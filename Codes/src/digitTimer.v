==> flow/design.v <==
module Digit(clk, rst, Binary_in, Binary_load, Borrow_disable, dec, Binary_out, Borrow_req, TimeOut);
	input clk, rst;
	input Binary_load, Borrow_disable, dec;
	input[3:0] Binary_in;
	output[3:0] Binary_out;
	output Borrow_req, TimeOut;
	reg[3:0] Binary_out;
	reg Borrow_req, TimeOut;
	always @(posedge clk)
		begin
		     if( rst == 0)
		    	 begin
			       Binary_out <= 0;
			       Borrow_req <= 0;
			       TimeOut <= 0;
			       Binary_out <= 0;
		    	 end
		     else
		    	 begin
			       if( Binary_load == 1 )
				  begin
					Borrow_req <= 0;
					TimeOut <= 0;
					if( Binary_in > 9 )
					    Binary_out <= 9;
					else
					     Binary_out <= Binary_in;
				  end
			       else
				  begin
				       if( dec == 1 )
					  begin
					       if( Binary_out == 0 )
						  begin
						       if( Borrow_disable == 0 )
							  begin
								Binary_out <= 9;
								TimeOut <= 0;
								Borrow_req <= 1;
							  end
						       else 
							  begin
								Borrow_req <= 0;
								Binary_out <= 0;
								TimeOut <= 1;
							  end
						  end
					       else
						  begin
						       if( Binary_out == 1 )
							   begin
								if( Borrow_disable == 1 )
								   begin 
									TimeOut <= 1;
									Borrow_req <= 0;
									Binary_out <= 0;
								   end
								else
								   begin 
									Binary_out <= Binary_out - 1;
									TimeOut <= 0;
									Borrow_req <= 0;
								   end
							   end
						       else
							   begin
								Binary_out <= Binary_out - 1;
								TimeOut <= 0;
								Borrow_req <= 0;
							   end
						  end  
					  end  
				       else
					  begin
						TimeOut <= TimeOut;
						Binary_out <= Binary_out;
						Borrow_req <= 0;	
						if( Borrow_disable == 1 && Binary_out == 0 )
						    begin
							Binary_out <= 0;
							TimeOut <= 1;
							Borrow_req <= 0;
						    end		
					  end  
				  end  
		    	 end  
		end  
endmodule
module digitTimer (clk, rst, Binary_Tens_in, Binary_Units_in, Timer_Load, dec, Binary_Tens_out, Binary_Units_out, TimeOut_Final);
	input clk, rst;
	input Timer_Load, dec;
	input [3:0] Binary_Tens_in, Binary_Units_in;
	output [3:0] Binary_Tens_out, Binary_Units_out;
	output TimeOut_Final;
	wire Borrow_req_Units, TimeOut_Tens, Borrow_req_Tens;
	Digit Digit_Units(clk, rst, Binary_Units_in, Timer_Load, TimeOut_Tens, dec, Binary_Units_out, Borrow_req_Units, TimeOut_Final);
	Digit Digit_Tens(clk, rst, Binary_Tens_in, Timer_Load, 1'b1, Borrow_req_Units, Binary_Tens_out, Borrow_req_Tens, TimeOut_Tens);
endmodule
# From RTL to reports: digitTimer
# The steps from the RTL of digitTimer to its reports follow in flow order.
# Line numbers count from 1 in the design file above.
# Operators: Yosys type, input widths -> output width; for muxes data width and select width s.
# Cell names lack the library's common part.
# Not given: n/a
# design
design	digitTimer
clock_port	clk
library	sky130hd
corner	tt_025C_1v80

# Elaborated design
# Source: Yosys, flattened and elaborated, memories not mapped. Widths are those after wreduce. Registers that Yosys merges into a memory's read port (data or address) are not register bits. Print and check cells do not count. Equal cells are merged and count once.
# classes
equal	2
muxes	24
bitwise	3
add_sub_neg	2
reduce_and_logical	9
n_cmp	2
# ops
cell	n
$mux 4	14
$mux 1	10
$sub 4x1->4 const B	2
$eq 4x1->1 const B	2
$gt 4x4->1 const B	2
$logic_not 4->1	2
$reduce_bool 3->1	2
$reduce_bool 2->1	2
$reduce_or 4->1	1
$not 1->1	3
$reduce_or 2->1	1
$logic_and 1x1->1	1
# bits
out_inout_bits	9
input_bits	12
ff_bits	11
word_cells	47

# Logic depth
# Yosys ltp: most cells in a row. Word level: on the elaborated netlist, between registers, memories and ports. Mapped: between sequential cells and ports; inverters and the memories' decode and read muxes count.
# logic_depth
depth_word	6
ABC_AREA	0
mapped_depth	7
mapped_depth_nobuf	6

# Netlist
# The flow's flattened synthesis, as Yosys stat reports it; memories are mapped. The netlist is that of the ABC_AREA named above (0 if unset); the other value can give another one.
# Totals and module areas in this step are rounded.
# by_type
cell_type	n	area_total_um2
dfxtp_1	11	220.211
ha_1	4	50.048
a21oi_1	8	40.038
nor3_1	7	35.034
inv_1	8	30.029
a311oi_4	1	26.275
nand2b_1	4	25.024
nor2b_1	4	25.024
a211oi_1	3	22.522
a31oi_1	3	18.768
a221oi_1	2	17.517
nand2_1	4	15.014
nor2_1	4	15.014
o21ai_0	3	15.014
nor4_2	1	12.512
or2_2	2	12.512
or3_1	2	12.512
a21bo_2	1	10.01
# Not listed: further types 16, cells in them 17.
# mapped
ff_cells	11
buf_cells	2
area_mm2	0.000731
cell_count	89
seqArea_mm2	0.00022
# The figures by module come from a second, unflattened synthesis with its own total; it is not the netlist above.
# unflattened
cells_unflattened	97
hier_area_mm2	0.000792
# Rows give one instance, submodules left out.
# modules
mod	n_cells	mod_seq_area_mm2	instances	area_mm2
Digit	48	0.00012	2	0.000394
digitTimer	1	0	1	0.0000038

# Path before layout
# OpenSTA on the mapped netlist: ideal clock, no wires. The path of least setup slack (recovery checks aside). Input and output delay are each 20% of the period. Register names are those of the netlist, which keeps one name where synthesis merged equal registers.
# synth_path
path_kind	reg2reg
startpoint	register Digit_Units.Binary_out[0]
endpoint	register Digit_Units.Binary_out[2]
delay_ns	1.616
t_first_pin_ns	0.000
clock_period_ns	2.42
n_path_buf	1
required_time_ns	2.332
t_arrival_ns	1.528
path_stages	8
path_slack_ns	0.805
setup_time_ns	0.088
period_less_setup_slack_ns	1.615
# "delay_ns" = arrival - input delay + setup time.
# "path_stages": output pins that drive a net of the path, with the launching flip-flop's if there is one; two outputs of one cell count as two.
# "period_less_setup_slack_ns" = period - worst setup slack (recovery checks aside). The figure is calculated, with input and output delays left at 20% of the set period.
# The rows between start and end are the longest chain of elaborated cells between them; the timing report does not say that the signal goes this way. Where chains are equally long, one stands for them.
# A line is the first line of the expression or statement that the cell stems from. Yosys adds cells for indexed reads and writes and turns some case tables into memories.
# At most two assigning lines are given for a register; there are more.
# synth_between
path_cell_list	dfxtp_1 > inv_1 > ha_1 > buf_2 > a21o_1 > a221oi_1 > nor3_1 > nor4_2
elab_chain_len	6
cells_between	11
classes_between	add/sub (1); eq/ne (1); mux (6); reduce/logical (3)
# synth_rtl
element	line	source
start, declared	5	output[3:0] Binary_out;
start, assigned	27	Binary_out <= Binary_in;
start, assigned	60	Binary_out <= Binary_out - 1;
$sub 4x1->4	60
$mux 4	52	if( Borrow_disable == 1 )
$mux 4	50	if( Binary_out == 1 )
$mux 4	33	if( Binary_out == 0 )
$mux 4	31	if( dec == 1 )
$mux 4	20	if( Binary_load == 1 )
end, assigned	27
end, assigned	60
end, declared	5

# Worst path after layout
# From the final timing report of flow run A: the path of least setup slack in the routed layout; clock arrival at registers is part of the times.
# layout_path
path_kind	reg2reg
startpoint	register Digit_Units.Binary_out[0]
endpoint	register Digit_Units.Binary_out[2]
path_stages	7
setup_time_ns	0.08
t_arrival_ns	1.92
path_slack_ns	0.20
required_time_ns	2.12
clock_period_ns	1.92
n_path_buf	0
t_first_pin_ns	0.28
# The rows between start and end are the longest chain of elaborated cells between them; the timing report does not say that the signal goes this way. Where chains are equally long, one stands for them.
# At most two assigning lines are given for a register; there are more.
# layout_between
path_cell_list	dfxtp_1 > inv_1 > ha_1 > a21o_1 > a221oi_1 > nor3_1 > nor4_2
elab_chain_len	6
cells_between	11
classes_between	add/sub (1); eq/ne (1); mux (6); reduce/logical (3)
# layout_rtl
element	line	source
start, declared	5	output[3:0] Binary_out;
start, assigned	27	Binary_out <= Binary_in;
start, assigned	60	Binary_out <= Binary_out - 1;
$sub 4x1->4	60
$mux 4	52	if( Borrow_disable == 1 )
$mux 4	50	if( Binary_out == 1 )
$mux 4	33	if( Binary_out == 0 )
$mux 4	31	if( dec == 1 )
$mux 4	20	if( Binary_load == 1 )
end, assigned	27
end, assigned	60
end, declared	5

Below are 2 stored runs of the flow (Yosys, OpenROAD; platform sky130hd) on digitTimer, each with its settings and what was measured, unordered. Constraints: input delay and output delay 20% of the set period each, output load 0.01 pF.
"achieved_clock_period_ns" means the clock period less the worst setup slack. The figure is calculated, with input and output delays left at 20% of the set period.
Measured values are rounded.

Flow run A, flow files:
==> flow/run.sh <==
#!/bin/bash
# the make line also repeats the synthesis and layout settings of config.mk as NAME=value (left out here)
make -C /OpenROAD-flow-scripts/flow DESIGN_CONFIG=/design/flow/config.mk WORK_HOME=/design/flow/orfs CLKGATE_MAP_FILE= finish
==> flow/config.mk <==
export PLATFORM = sky130hd
export DESIGN_NAME = digitTimer
export DESIGN_NICKNAME = digitTimer
export VERILOG_FILES = /design/flow/design.v
export SDC_FILE = /design/flow/constraint.sdc
export NUM_CORES = 4
export LEC_CHECK = 0
export CAP_MARGIN = 20
export CORE_MARGIN = 2
export CORE_UTILIZATION = 40
export SETUP_SLACK_MARGIN = 0.06
export SLEW_MARGIN = 20
==> flow/constraint.sdc <==
create_clock -name core_clock -period 1.92 [get_ports {clk}]
set_input_delay 0.3840 -clock core_clock [delete_from_list [all_inputs] [get_ports {clk}]]
set_output_delay 0.3840 -clock core_clock [all_outputs]
set_load 0.01 [all_outputs]

==> results of flow run A, as CSV <==
result,value
ys_area_mm2,0.000731
final_die_area_mm2,0.00218
finish.utilization_pct,58.4
ws_setup_ns,0.200
tns_setup_ns,0.000
final_hold_ws_ns,0.583
achieved_clock_period_ns,1.720

Flow run B, flow files:
==> flow/run.sh <==
#!/bin/bash
# the make line also repeats the synthesis and layout settings of config.mk as NAME=value (left out here)
make -C /OpenROAD-flow-scripts/flow DESIGN_CONFIG=/design/flow/config.mk WORK_HOME=/design/flow/orfs CLKGATE_MAP_FILE= finish
==> flow/config.mk <==
export PLATFORM = sky130hd
export DESIGN_NAME = digitTimer
export DESIGN_NICKNAME = digitTimer
export VERILOG_FILES = /design/flow/design.v
export SDC_FILE = /design/flow/constraint.sdc
export NUM_CORES = 4
export LEC_CHECK = 0
export CAP_MARGIN = 20
export CORE_ASPECT_RATIO = 1.17
export CORE_MARGIN = 3
export CORE_UTILIZATION = 32
export GPL_ROUTABILITY_DRIVEN = 1
export GPL_TIMING_DRIVEN = 0
export MAX_ROUTING_LAYER = met4
export MIN_ROUTING_LAYER = met1
export PLACE_DENSITY = 0.36
export SETUP_SLACK_MARGIN = 0.56
export SLEW_MARGIN = 20
export TNS_END_PERCENT = 60
==> flow/constraint.sdc <==
create_clock -name core_clock -period 2.19 [get_ports {clk}]
set_input_delay 0.4380 -clock core_clock [delete_from_list [all_inputs] [get_ports {clk}]]
set_output_delay 0.4380 -clock core_clock [all_outputs]
set_load 0.01 [all_outputs]

==> results of flow run B, as CSV <==
result,value
ys_area_mm2,0.000731
final_die_area_mm2,0.00289
finish.utilization_pct,48.9
ws_setup_ns,0.552
tns_setup_ns,0.000
final_hold_ws_ns,0.540
achieved_clock_period_ns,1.638
